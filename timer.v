==> flow/design.v <==
module timer #(parameter    CC = 1,
                            FREQ = 2_000,
                            SCAN_PER_SEC = 25) 
(
    input   wire        clk,
    input   wire        rst,
    output  wire [7:0]  seven_seg,
    output  wire [3:0]  digit_en     
);
    localparam DIG_DURATION = (FREQ)/(4 * SCAN_PER_SEC);
    reg [3:0]   sec_ones, sec_tens;
    reg [3:0]   min_ones, min_tens;
    wire        nine_sec        = (sec_ones == 4'd9);
    wire        fifty_nine_sec  = (sec_tens == 4'd5) & nine_sec;
    wire        nine_min        = (min_ones == 4'd9);
    wire        fifty_nine_min  = (min_tens == 4'd5) & nine_min;
    reg         sec;
    reg         scan;
    reg [31:0]  sec_div;
    reg [31:0]  scan_div;
    always @(posedge clk or posedge rst) begin
        if(rst)
            sec_div <= 32'b0;
        else if(sec_div == FREQ)
            sec_div <= 32'b0;
        else
            sec_div <= sec_div + 32'b1;
    end
    always @(posedge clk or posedge rst) begin
        if(rst)
            scan_div <= 32'b0;
        else if(scan_div == DIG_DURATION)
            scan_div <= 32'b0;
        else
            scan_div <= scan_div + 32'b1;
    end
    always @(posedge clk or posedge rst) begin
        if(rst)
            sec <= 1'b0;
        else if(sec_div == FREQ)
            sec <= 1'b1;
        else 
            sec <= 1'b0;
    end
    always @(posedge clk or posedge rst) begin
        if(rst)
            scan <= 1'b0;
        else if(scan_div == DIG_DURATION)
            scan <= 1'b1;
        else 
            scan <= 1'b0;
    end
    always @(posedge clk or posedge rst)
        if(rst) 
            sec_ones <=  4'b0;
        else if(sec) begin
            if(!nine_sec) 
                sec_ones <= sec_ones + 4'd1;
            else 
                sec_ones <= 0;
        end
    always @(posedge clk or posedge rst)
        if(rst) 
            sec_tens <=  4'b0;
        else if(sec) begin 
            if(fifty_nine_sec) 
                sec_tens <= 0;
            else if(nine_sec) 
                sec_tens <= sec_tens + 4'd1;
        end
    always @(posedge clk or posedge rst)
        if(rst) 
            min_ones <=  4'b0;
        else if(fifty_nine_sec & sec) begin
            if(!nine_min)
                min_ones <= min_ones + 4'd1;
            else
                min_ones <= 0;
        end
    always @(posedge clk or posedge rst)
        if(rst) 
            min_tens <=  4'b0;
        else if(fifty_nine_sec & sec) begin
            if(fifty_nine_min) 
                min_tens <= 0;
            else if(nine_min) 
                min_tens <= min_tens + 4'd1;
        end
        reg [1:0] dig_cnt;
        always @(posedge clk or posedge rst) begin
            if(rst)
                dig_cnt <= 2'b0;
            else
                if(scan) dig_cnt <= dig_cnt + 1'b1;
        end
        wire [3:0]  bcd_mux =   (dig_cnt == 2'b00) ? sec_ones :
                                (dig_cnt == 2'b01) ? sec_tens :
                                (dig_cnt == 2'b10) ? min_ones : min_tens;
        reg [7:0]   ca_7seg;
        wire[7:0]   cc_7seg = ~ ca_7seg;
        always @* begin
            ca_7seg = 7'b0000000;
            case(bcd_mux)
                4'd0 : ca_7seg = 7'b0000001;
                4'd1 : ca_7seg = 7'b1001111;
                4'd2 : ca_7seg = 7'b0010010;
                4'd3 : ca_7seg = 7'b0000110;
                4'd4 : ca_7seg = 7'b1001100;
                4'd5 : ca_7seg = 7'b0100100;
                4'd6 : ca_7seg = 7'b0100000;
                4'd7 : ca_7seg = 7'b0001111;
                4'd8 : ca_7seg = 7'b0000000;
                4'd9 : ca_7seg = 7'b0000100;
            endcase
        end
        generate
            if(CC==0) begin
                assign seven_seg    =   ca_7seg;
                assign digit_en     =   (4'b1 << dig_cnt);
            end else begin
                assign seven_seg    =   cc_7seg;
                assign digit_en     =   ~(4'b1 << dig_cnt);
            end
        endgenerate
endmodule
======== Step by step through the tools: timer ========
What the tools print for timer, step after step.
Lines are those of the file above, counted from 1.
Library cell names are shortened.
A cell with n/a has no value.
design
  design top .............................. timer
  clock input ............................. clk
  standard-cell library ................... sky130hd
  timing corner ........................... tt_025C_1v80

======== Word level ========
Counts by Yosys on the flattened word-level netlist (proc, flatten, opt, wreduce; memories kept). Register bits leave out memories and registers merged into their read ports (data or address). Print and check cells are left out. Cells with the same type and inputs are merged into one.
Yosys's memory passes give these memory sizes; they may raise the number of words (mostly to a power of two), join words into wider ones and drop unused or constant bits.
cells by class
  bitwise logic cells ..................... 5
  shifts and indexed selects .............. 1
  eq/ne operators ......................... 8
  add/subtract/negate cells ............... 7
  reduce/logical cells .................... 5
  multiplexer cells ....................... 13
operators by type and width
  kind                                              count
  adder 32 x 1 -> 32 bit (second input constant)    2
  two-way mux 32 bit                                2
  two-way mux 4 bit                                 9
  == test 32 x 11 -> 1 bit (second input constant)  1
  == test 32 x 5 -> 1 bit (second input constant)   1
  adder 4 x 1 -> 4 bit (second input constant)      4
  == test 4 x 3 -> 1 bit (second input constant)    2
  == test 4 bit (second input constant)             2
  inverter 8 bit                                    1
  left shift 1 x 2 -> 4 bit (first input constant)  1
  AND reduction 2 bit                               2
  nonzero test 2 bit                                2
  inverter 4 bit                                    1
  AND 1 bit                                         3
  adder 2 x 1 -> 2 bit (second input constant)      1
  == test 2 x 1 -> 1 bit (second input constant)    1
  == test 2 bit (second input constant)             1
  logical NOT 2 bit                                 1
  two-way mux 1 bit                                 2
bit counts
  output and inout port bits .............. 12
  input bits .............................. 2
  cells after elaboration ................. 49
  flip-flop bits (word level) ............. 84
  memories ................................ 1
  bits in read-only memories .............. 112
memory list
  name             depth  width  read ports  write ports  RTL line  source
  (no name shown)  16     7      1           0            103       case(bcd_mux)

======== Longest topological paths ========
Depth = most cells in a row (Yosys ltp): at word level without a register or memory, in the mapped netlist without a sequential cell, where the memories' decode and read muxes count.
logic depth
  word-level depth ........................ 4
  ABC_AREA ................................ 0
  depth in mapped cells ................... 9
  gate-level depth less buffers ........... 9

======== After synthesis ========
Source: synth_stat.txt of the flow (Yosys; design flattened, memories mapped). It holds for the ABC_AREA given above (unset counts as 0); a run with the other value may have another netlist.
cell types
  cell type  count
  dfrtp_1    84
  xnor2_1    41
  xor2_1     23
  ha_1       16
  nand3_1    30
  nand2_1    39
  nor2_1     36
  nand4_1    20
  inv_1      24
  o21ai_0    14
  nor4_1     10
  and3_1     9
  mux2i_1    5
  mux2_2     4
  nor2b_1    7
  and4_1     4
  nor3_1     6
  nor4b_1    3
Other cell types: 28; their cells: 42.
synthesis totals
  flip-flops .............................. 84
  cell count .............................. 417
  buffers ................................. 4
  cell area after synthesis ............... 4264.1 um2

======== Worst setup path after synthesis ========
Source: OpenSTA report_checks on the synthesized netlist (no wires, ideal clock, input and output delay 20% of the period each), path of least setup slack; recovery checks are left aside. Register names are those of the netlist, which keeps one name where synthesis merged equal registers.
timing after synthesis
  path type ............................... register to output
  from .................................... reg dig_cnt[0]
  to ...................................... out seven_seg[5]
  delay of the path ....................... 2.078 ns
  buffers on the path ..................... 0
  time at the first pin ................... 0.000 ns
  external output delay ................... 0.722 ns
  data arrival time ....................... 2.078 ns
  setup slack ............................. 0.810 ns
  clock period ............................ 3.61 ns
  driving pins on the path ................ 9
  synthesis period reached ................ 2.8 ns
"delay of the path" = arrival - input delay + setup time.
At an output port there is no setup time.
"driving pins on the path": output pins that drive a net of the path, with the launching flip-flop's if there is one; two outputs of one cell count as two.
"synthesis period reached" is the clock period less the worst setup slack; recovery checks do not enter. This is arithmetic on one report: input and output delays are still those of the set period (20% each).
Between the ends stands the longest chain of elaborated cells between them, by number of cells; it is not shown to be the way that was timed. Of several equally long chains one is given.
Each line given opens the expression or statement behind the cell; cells for indexed reads and writes are added by Yosys, which also makes memories of some case tables.
A memory read counts as a cell of the chain, while the word-level depth stops at memories.
between the ends, after synthesis
  cells stage by stage .................... dfrtp_1 inv_1 ha_1 mux2i_1 a211oi_1 a21oi_1 inv_1 ha_1 or3_1
  cells in the longest elaborated chain ... 6
  elaborated cells between the ends (all ways) .. 8
RTL lines, path after synthesis
  item                      RTL line  source
  start: declaration        89        reg [1:0] dig_cnt;
  start: assignment         92        dig_cnt <= 2'b0;
  start: assignment         94        if(scan) dig_cnt <= dig_cnt + 1'b1;
  == test 2 bit             98        (dig_cnt == 2'b10) ? min_ones : min_tens;
  two-way mux 4 bit         98
  two-way mux 4 bit         97        (dig_cnt == 2'b01) ? sec_tens :
  two-way mux 4 bit         96        wire [3:0]  bcd_mux =   (dig_cnt == 2'b00) ? sec_ones :
  memory read (16 x 7 bit)  103       case(bcd_mux)
  inverter 8 bit            100       wire[7:0]   cc_7seg = ~ ca_7seg;
  end: declaration          7         output  wire [7:0]  seven_seg,

======== Timing after layout ========
Path of least setup slack in the final report of flow run 1 (OpenROAD, finished layout, wires in). Where an end is a register, its clock arrival counts in the times.
timing after layout
  path type ............................... register to output
  from .................................... reg dig_cnt[1]
  to ...................................... out seven_seg[2]
  setup slack ............................. 0.61 ns
  time at the first pin ................... 0.34 ns
  external output delay ................... 0.84 ns
  data arrival time ....................... 2.76 ns
  buffers on the path ..................... 2
  driving pins on the path ................ 11
  clock period ............................ 4.21 ns
Between the ends stands the longest chain of elaborated cells between them, by number of cells; it is not shown to be the way that was timed. Of several equally long chains one is given.
A memory read counts as a cell of the chain, while the word-level depth stops at memories.
between the ends, after layout
  cells stage by stage .................... dfrtp_2 inv_1 ha_2 inv_1 mux2i_4 o21ai_4 buf_4 inv_1 ha_1 o31a_1 clkdlybuf4s50_1
  cells in the longest elaborated chain ... 6
  elaborated cells between the ends (all ways) .. 8
RTL lines, path after layout
  item                      RTL line  source
  start: declaration        89        reg [1:0] dig_cnt;
  start: assignment         92        dig_cnt <= 2'b0;
  start: assignment         94        if(scan) dig_cnt <= dig_cnt + 1'b1;
  == test 2 bit             98        (dig_cnt == 2'b10) ? min_ones : min_tens;
  two-way mux 4 bit         98
  two-way mux 4 bit         97        (dig_cnt == 2'b01) ? sec_tens :
  two-way mux 4 bit         96        wire [3:0]  bcd_mux =   (dig_cnt == 2'b00) ? sec_ones :
  memory read (16 x 7 bit)  103       case(bcd_mux)
  inverter 8 bit            100       wire[7:0]   cc_7seg = ~ ca_7seg;
  end: declaration          7         output  wire [7:0]  seven_seg,

## Implementation results

Module timer, platform sky130hd: 2 stored runs of the flow (Yosys, OpenROAD) with differing settings, in no particular order. Input and output delays are each 20% of the period that was set; the output load is 0.01 pF.
"clock period achieved" = clock period - worst setup slack. The figure is calculated, with input and output delays left at 20% of the set period.
By "critical path time" is meant the share of the clock period that the worst setup path is allowed (20% is reserved at inputs, 20% at outputs), minus its slack. Clock arrival times at its registers enter into it.

---- flow run 1 ----
settings
  period_ns = 4.21
  CORE_UTILIZATION = 20
  SETUP_SLACK_MARGIN = 0.45
  PLACE_DENSITY_LB_ADDON = 0.17
  CORE_ASPECT_RATIO = 2.0
  CORE_MARGIN = 3
  CELL_PAD_IN_SITES_GLOBAL_PLACEMENT = 1
  TNS_END_PERCENT = 60
  ABC_AREA = 0
  GPL_TIMING_DRIVEN = 1
  GPL_ROUTABILITY_DRIVEN = 1
  CTS_CLUSTER_SIZE = 48
  CTS_CLUSTER_DIAMETER = 24
  MAX_ROUTING_LAYER = met4
  CAP_MARGIN = 20
  SLEW_MARGIN = 20
results
  Yosys chip area after synthesis ......... 4264.1 um2
  die outline area ........................ 23215.1 um2
  critical path time ...................... 2.76 ns
  critical path kind ...................... register to output
  clock period achieved ................... 3.599 ns
  worst slack on setup checks ............. 0.611 ns
  standard-cell area of the final layout .. 5122.4 um2
  total negative slack on setup checks .... 0.000 ns

---- flow run 2 ----
settings
  period_ns = 2.92
  SETUP_SLACK_MARGIN = -0.13
  CAP_MARGIN = 20
  CORE_MARGIN = 2
  CORE_UTILIZATION = 40
  SLEW_MARGIN = 20
results
  Yosys chip area after synthesis ......... 4264.1 um2
  die outline area ........................ 11502.6 um2
  critical path time ...................... 2.41 ns
  critical path kind ...................... register to output
  clock period achieved ................... 2.991 ns
  worst slack on setup checks ............. -0.071 ns
  standard-cell area of the final layout .. 4824.6 um2
  total negative slack on setup checks .... -0.123 ns
